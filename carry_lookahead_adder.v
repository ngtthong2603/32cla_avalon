==> flow/design.v <==
module carry_lookahead_adder
  #(    
    parameter DATA_WIDTH    =    32,
    parameter ADD_WIDTH     =    1
  )(
    input                               clock,
    input                               reset,
    input                               CS,
    input                               WR,
    input                               RD,
    input       [ADD_WIDTH-1:0]         Address,
    input       [DATA_WIDTH-1:0]        Data,
    output 	reg    [DATA_WIDTH-1:0]        o_result
   );
    reg           [DATA_WIDTH-1:0]     i_add1, i_add2; 
        wire      [DATA_WIDTH:0]       w_C;
        wire      [DATA_WIDTH-1:0]     w_G, w_P, w_SUM;
        always@ (posedge clock, negedge reset)  begin
            if(~reset) begin
                i_add1      <=      32'b0;
                i_add2      <=      32'b0;
					 o_result    <=		32'b0;
            end
            else begin
                if(~CS & ~WR) begin
                    if(~Address) begin
                        i_add1      <=      Data;
                    end
                    else begin
                        i_add2      <=      Data;
                    end
                end
                if(~CS & ~RD) begin
                    if(Address) begin
                        o_result        <=      w_SUM;
                    end
                    else begin
                        o_result        <=      o_result;
                    end
                end
            end
        end
            genvar             i;
            generate
              for (i = 0; i < DATA_WIDTH; i = i + 1) begin: i_gen
                  full_adder full_adder_inst
                      ( 
                        .i_bit1(i_add1[i]),
                        .i_bit2(i_add2[i]),
                        .i_carry(w_C[i]),
                        .o_sum(w_SUM[i]),
                        .o_carry()
                        );
                end
            endgenerate
            genvar             j;
            generate
              for (j = 0; j < DATA_WIDTH; j = j + 1) begin: j_gen
                    assign w_G[j]   = i_add1[j] & i_add2[j];
                    assign w_P[j]   = i_add1[j] | i_add2[j];
                    assign w_C[j+1] = w_G[j] | (w_P[j] & w_C[j]);
                end
            endgenerate
        assign w_C[0] = 1'b0;  
endmodule
module full_adder (
   input  i_bit1,
   input  i_bit2,
   input  i_carry,
   output o_sum,
   output o_carry
   );
  wire   w_WIRE_1;
  wire   w_WIRE_2;
  wire   w_WIRE_3;
  assign w_WIRE_1 = i_bit1 ^ i_bit2;
  assign w_WIRE_2 = w_WIRE_1 & i_carry;
  assign w_WIRE_3 = i_bit1 & i_bit2;
  assign o_sum   = w_WIRE_1 ^ i_carry;
  assign o_carry = w_WIRE_2 | w_WIRE_3;
endmodule 
Tool chain data of carry_lookahead_adder

What the tools print for carry_lookahead_adder, step after step.
Lines are those of the file above, counted from 1.
Cell names lack the library's common part.
A cell with n/a has no value.

Design top: carry_lookahead_adder
Clock: clock
Library: sky130hd
Corner: tt_025C_1v80

After elaboration

Counts by Yosys on the flattened word-level netlist (proc, flatten, opt, wreduce; memories kept). Register bits leave out memories and registers merged into their read ports (data or address); mux counts leave out enables and synchronous resets folded into registers. Print and check cells are left out. Cells with the same type and inputs are merged into one.

Bitwise logic cells: 190
Reduce/logical cells: 3

Operators by type and width:

| operator            | number |
| 1-bit bitwise AND   | 63 |
| 1-bit bitwise XOR   | 63 |
| 1-bit OR            | 60 |
| 2-bit AND reduction | 3 |
| 1-bit inverter      | 4 |

Register bits: 96
Bits of input ports: 38
Output and inout port bits: 32
Word-level cells: 196

Depth

Longest topological path by Yosys (ltp), each cell counted once; first at word level (registers and memories cut), then after technology mapping (sequential cells cut; the memories' decode and read muxes count).

Depth in word-level cells: 62
ABC_AREA: 0
Gate-level depth with buffers: 36
Depth with buffers taken out: 36

Netlist

Yosys stat after the flow's synthesis: flattened, memories mapped to cells. It holds for the ABC_AREA given above (unset counts as 0); a run with the other value may have another netlist.

Cells in the netlist: 245
Chip area (Yosys): 4305.4 µm²
Sequential area: 2402.3 µm²
Flip-flop cells: 96
Buffer cells: 9

Cells by type:

| cell    | number | total area (µm²) |
| dfrtp_1 | 96     | 2.4E+03 |
| mux2_2  | 88     | 990.95 |
| fa_1    | 30     | 600.576 |
| buf_6   | 9      | 101.347 |
| mux2_1  | 6      | 67.565 |
| nor3b_4 | 2      | 37.536 |
| inv_1   | 9      | 33.782 |
| xnor3_1 | 1      | 22.522 |
| mux2i_1 | 2      | 20.019 |
| nor3_4  | 1      | 16.266 |
| ha_1    | 1      | 12.512 |

The figures by module come from a second, unflattened synthesis with its own total; it is not the netlist above.

Cells (unflattened synthesis): 376
Area (unflattened synthesis): 5066.1 µm²

Each row is one instance without its submodules.

By module:

| module                | instances | cells | area (µm²) | sequential area (µm²) |
| carry_lookahead_adder | 1         | 344   | 4425.5     | 2402.3 |
| full_adder            | 32        | 1     | 20.0       | 0.0 |

Timing after synthesis

Source: OpenSTA report_checks on the synthesized netlist (no wires, ideal clock, input and output delay 20% of the period each), path of least setup slack; recovery checks are left aside. Register names are those of the netlist, which keeps one name where synthesis merged equal registers.

Path type: flip-flop to flip-flop
Start: register i_add2[0]
End: register o_result[31]
Clock period: 13.8 ns
Library setup time: 0.125 ns
Time at the first pin: 0.000 ns
Arrival time: 14.139 ns
Data required time: 13.675 ns
Setup slack: -0.463 ns
Delay of the path: 14.264 ns
Stages on the path: 37
Buffers on the path: 0
Period reached after synthesis: 14.263 ns

"delay of the path" is the arrival time less input delay plus setup time.
"stages on the path": output pins that drive a net of the path, with the launching flip-flop's if there is one; two outputs of one cell count as two.
"period reached after synthesis" = period - worst setup slack (recovery checks aside). The figure is calculated, with input and output delays left at 20% of the set period.
Between the ends stands the longest chain of elaborated cells between them, by number of cells; it is not shown to be the way that was timed. Of several equally long chains one is given.
A line is the first line of the expression or statement that the cell stems from. Yosys adds cells for indexed reads and writes and turns some case tables into memories.
A register here has more assigning lines than the two given.

Cells stage by stage: dfrtp_1 -> ha_1 -> fa_1 -> fa_1 -> fa_1 -> fa_1 -> fa_1 -> fa_1 -> fa_1 -> fa_1 -> inv_1 -> fa_1 -> inv_1 -> fa_1 -> fa_1 -> fa_1 -> fa_1 -> fa_1 -> fa_1 -> fa_1 -> fa_1 -> fa_1 -> fa_1 -> fa_1 -> fa_1 -> fa_1 -> fa_1 -> fa_1 -> fa_1 -> fa_1 -> fa_1 -> fa_1 -> fa_1 -> inv_1 -> fa_1 -> xnor3_1 -> mux2_2
Cells in the longest elaborated chain: 62
Elaborated cells on any way between the ends: 62
Those cells by class: 62 x logic

RTL lines, path after synthesis:

| what              | RTL line | text |
| from (decl)       | 15       | `reg           [DATA_WIDTH-1:0]     i_add1, i_add2;` |
| from (assign)     | 21       | `i_add2      <=      32'b0;` |
| from (assign)     | 30       | `i_add2      <=      Data;` |
| 1-bit bitwise AND | 59       | `assign w_G[j]   = i_add1[j] & i_add2[j];` |
| 1-bit bitwise AND | 61       | `assign w_C[j+1] = w_G[j] \| (w_P[j] & w_C[j]);` |
| 1-bit OR          | 61       |  |
| 1-bit bitwise AND | 61       |  |
| 1-bit OR          | 61       |  |
| 1-bit bitwise AND | 61       |  |
| 1-bit OR          | 61       |  |
| (+48 left out)    | n/a      |  |
| 1-bit bitwise AND | 61       |  |
| 1-bit OR          | 61       |  |
| 1-bit bitwise AND | 61       |  |
| 1-bit OR          | 61       |  |
| 1-bit bitwise AND | 61       |  |
| 1-bit OR          | 61       |  |
| 1-bit bitwise XOR | 79       | `assign o_sum   = w_WIRE_1 ^ i_carry;` |
| to (assign)       | 35       | `o_result        <=      w_SUM;` |
| to (assign)       | 38       | `o_result        <=      o_result;` |
| to (decl)         | 13       | `output reg [DATA_WIDTH-1:0] o_result` |

Path in the finished layout

From the final timing report of stored run 1: the path of least setup slack in the routed layout; clock arrival at registers is part of the times.

Path type: flip-flop to flip-flop
Start: register i_add2[0]
End: register o_result[31]
Clock period: 13.0 ns
Library setup time: 0.11 ns
Time at the first pin: 0.34 ns
Arrival time: 12.82 ns
Data required time: 13.23 ns
Setup slack: 0.41 ns
Stages on the path: 37
Buffers on the path: 0

Between the ends stands the longest chain of elaborated cells between them, by number of cells; it is not shown to be the way that was timed. Of several equally long chains one is given.
A register here has more assigning lines than the two given.

Cells stage by stage: dfrtp_1 -> ha_1 -> fa_2 -> fa_2 -> fa_2 -> fa_2 -> fa_2 -> fa_2 -> fa_2 -> fa_1 -> inv_2 -> fa_1 -> inv_1 -> fa_2 -> fa_2 -> fa_2 -> fa_2 -> fa_2 -> fa_2 -> fa_2 -> fa_2 -> fa_2 -> fa_2 -> fa_2 -> fa_2 -> fa_2 -> fa_2 -> fa_2 -> fa_2 -> fa_2 -> fa_2 -> fa_2 -> fa_1 -> inv_2 -> fa_1 -> xnor3_1 -> mux2_2
Cells in the longest elaborated chain: 62
Elaborated cells on any way between the ends: 62
Those cells by class: 62 x logic

RTL lines, path post-layout:

| what              | RTL line | text |
| from (decl)       | 15       | `reg           [DATA_WIDTH-1:0]     i_add1, i_add2;` |
| from (assign)     | 21       | `i_add2      <=      32'b0;` |
| from (assign)     | 30       | `i_add2      <=      Data;` |
| 1-bit bitwise AND | 59       | `assign w_G[j]   = i_add1[j] & i_add2[j];` |
| 1-bit bitwise AND | 61       | `assign w_C[j+1] = w_G[j] \| (w_P[j] & w_C[j]);` |
| 1-bit OR          | 61       |  |
| 1-bit bitwise AND | 61       |  |
| 1-bit OR          | 61       |  |
| 1-bit bitwise AND | 61       |  |
| 1-bit OR          | 61       |  |
| (+48 left out)    | n/a      |  |
| 1-bit bitwise AND | 61       |  |
| 1-bit OR          | 61       |  |
| 1-bit bitwise AND | 61       |  |
| 1-bit OR          | 61       |  |
| 1-bit bitwise AND | 61       |  |
| 1-bit OR          | 61       |  |
| 1-bit bitwise XOR | 79       | `assign o_sum   = w_WIRE_1 ^ i_carry;` |
| to (assign)       | 35       | `o_result        <=      w_SUM;` |
| to (assign)       | 38       | `o_result        <=      o_result;` |
| to (decl)         | 13       | `output reg [DATA_WIDTH-1:0] o_result` |

==> results <==
Stored flow runs of carry_lookahead_adder (2 of them; Yosys, OpenROAD, sky130hd). They differ in their settings and are not a sequence. Constraints: input delay and output delay 20% of the set period each, output load 0.01 pF.
"achieved period" means the clock period less the worst setup slack. The figure is calculated, with input and output delays left at 20% of the set period.
"time on the worst setup path": the worst setup path's part of the clock period (all of it between registers, 20% less for each end at a port) less its slack. A launch clock that arrives late makes it longer, a capture clock that arrives late makes it shorter.
"power consumption": no workload was simulated; the value follows from the tool's default switching activity.
Settings: n/a = not set for that run.

| name                                  | stored run 1           | stored run 2           |
| period_ns                             | 13.0                   | 12.8                   |
| CORE_UTILIZATION                      | 49                     | 46                     |
| PLACE_DENSITY                         | 0.68                   | 0.43                   |
| CORE_MARGIN                           | 2                      | 8                      |
| CELL_PAD_IN_SITES_GLOBAL_PLACEMENT    | 0                      | 1                      |
| TNS_END_PERCENT                       | 65                     | 25                     |
| ABC_AREA                              | 0                      | n/a                    |
| GPL_TIMING_DRIVEN                     | 0                      | 1                      |
| GPL_ROUTABILITY_DRIVEN                | 0                      | n/a                    |
| CTS_CLUSTER_DIAMETER                  | 383                    | 145                    |
| CAP_MARGIN                            | 20                     | 20                     |
| MAX_ROUTING_LAYER                     | met5                   | n/a                    |
| SLEW_MARGIN                           | 20                     | 40                     |
| HOLD_SLACK_MARGIN                     | n/a                    | -0.07                  |
| CELL_PAD_IN_SITES_DETAIL_PLACEMENT    | n/a                    | 2                      |
| chip area in the Yosys report (µm²)   | 4305.4                 | 4305.4                 |
| overall die area (µm²)                | 9552.1                 | 12711.4                |
| standard-cell area after layout (µm²) | 5398.9                 | 5318.9                 |
| utilization (%)                       | 62.5                   | 58.1                   |
| setup slack of the worst path (ns)    | 0.411                  | 0.363                  |
| total negative slack (ns)             | 0.000                  | 0.000                  |
| post-route worst hold slack (ns)      | 0.489                  | 0.493                  |
| power consumption (mW)                | 0.9588                 | 0.9949                 |
| achieved period (ns)                  | 12.589                 | 12.437                 |
| time on the worst setup path (ns)     | 12.59                  | 12.44                  |
| critical path kind                    | flip-flop to flip-flop | flip-flop to flip-flop |
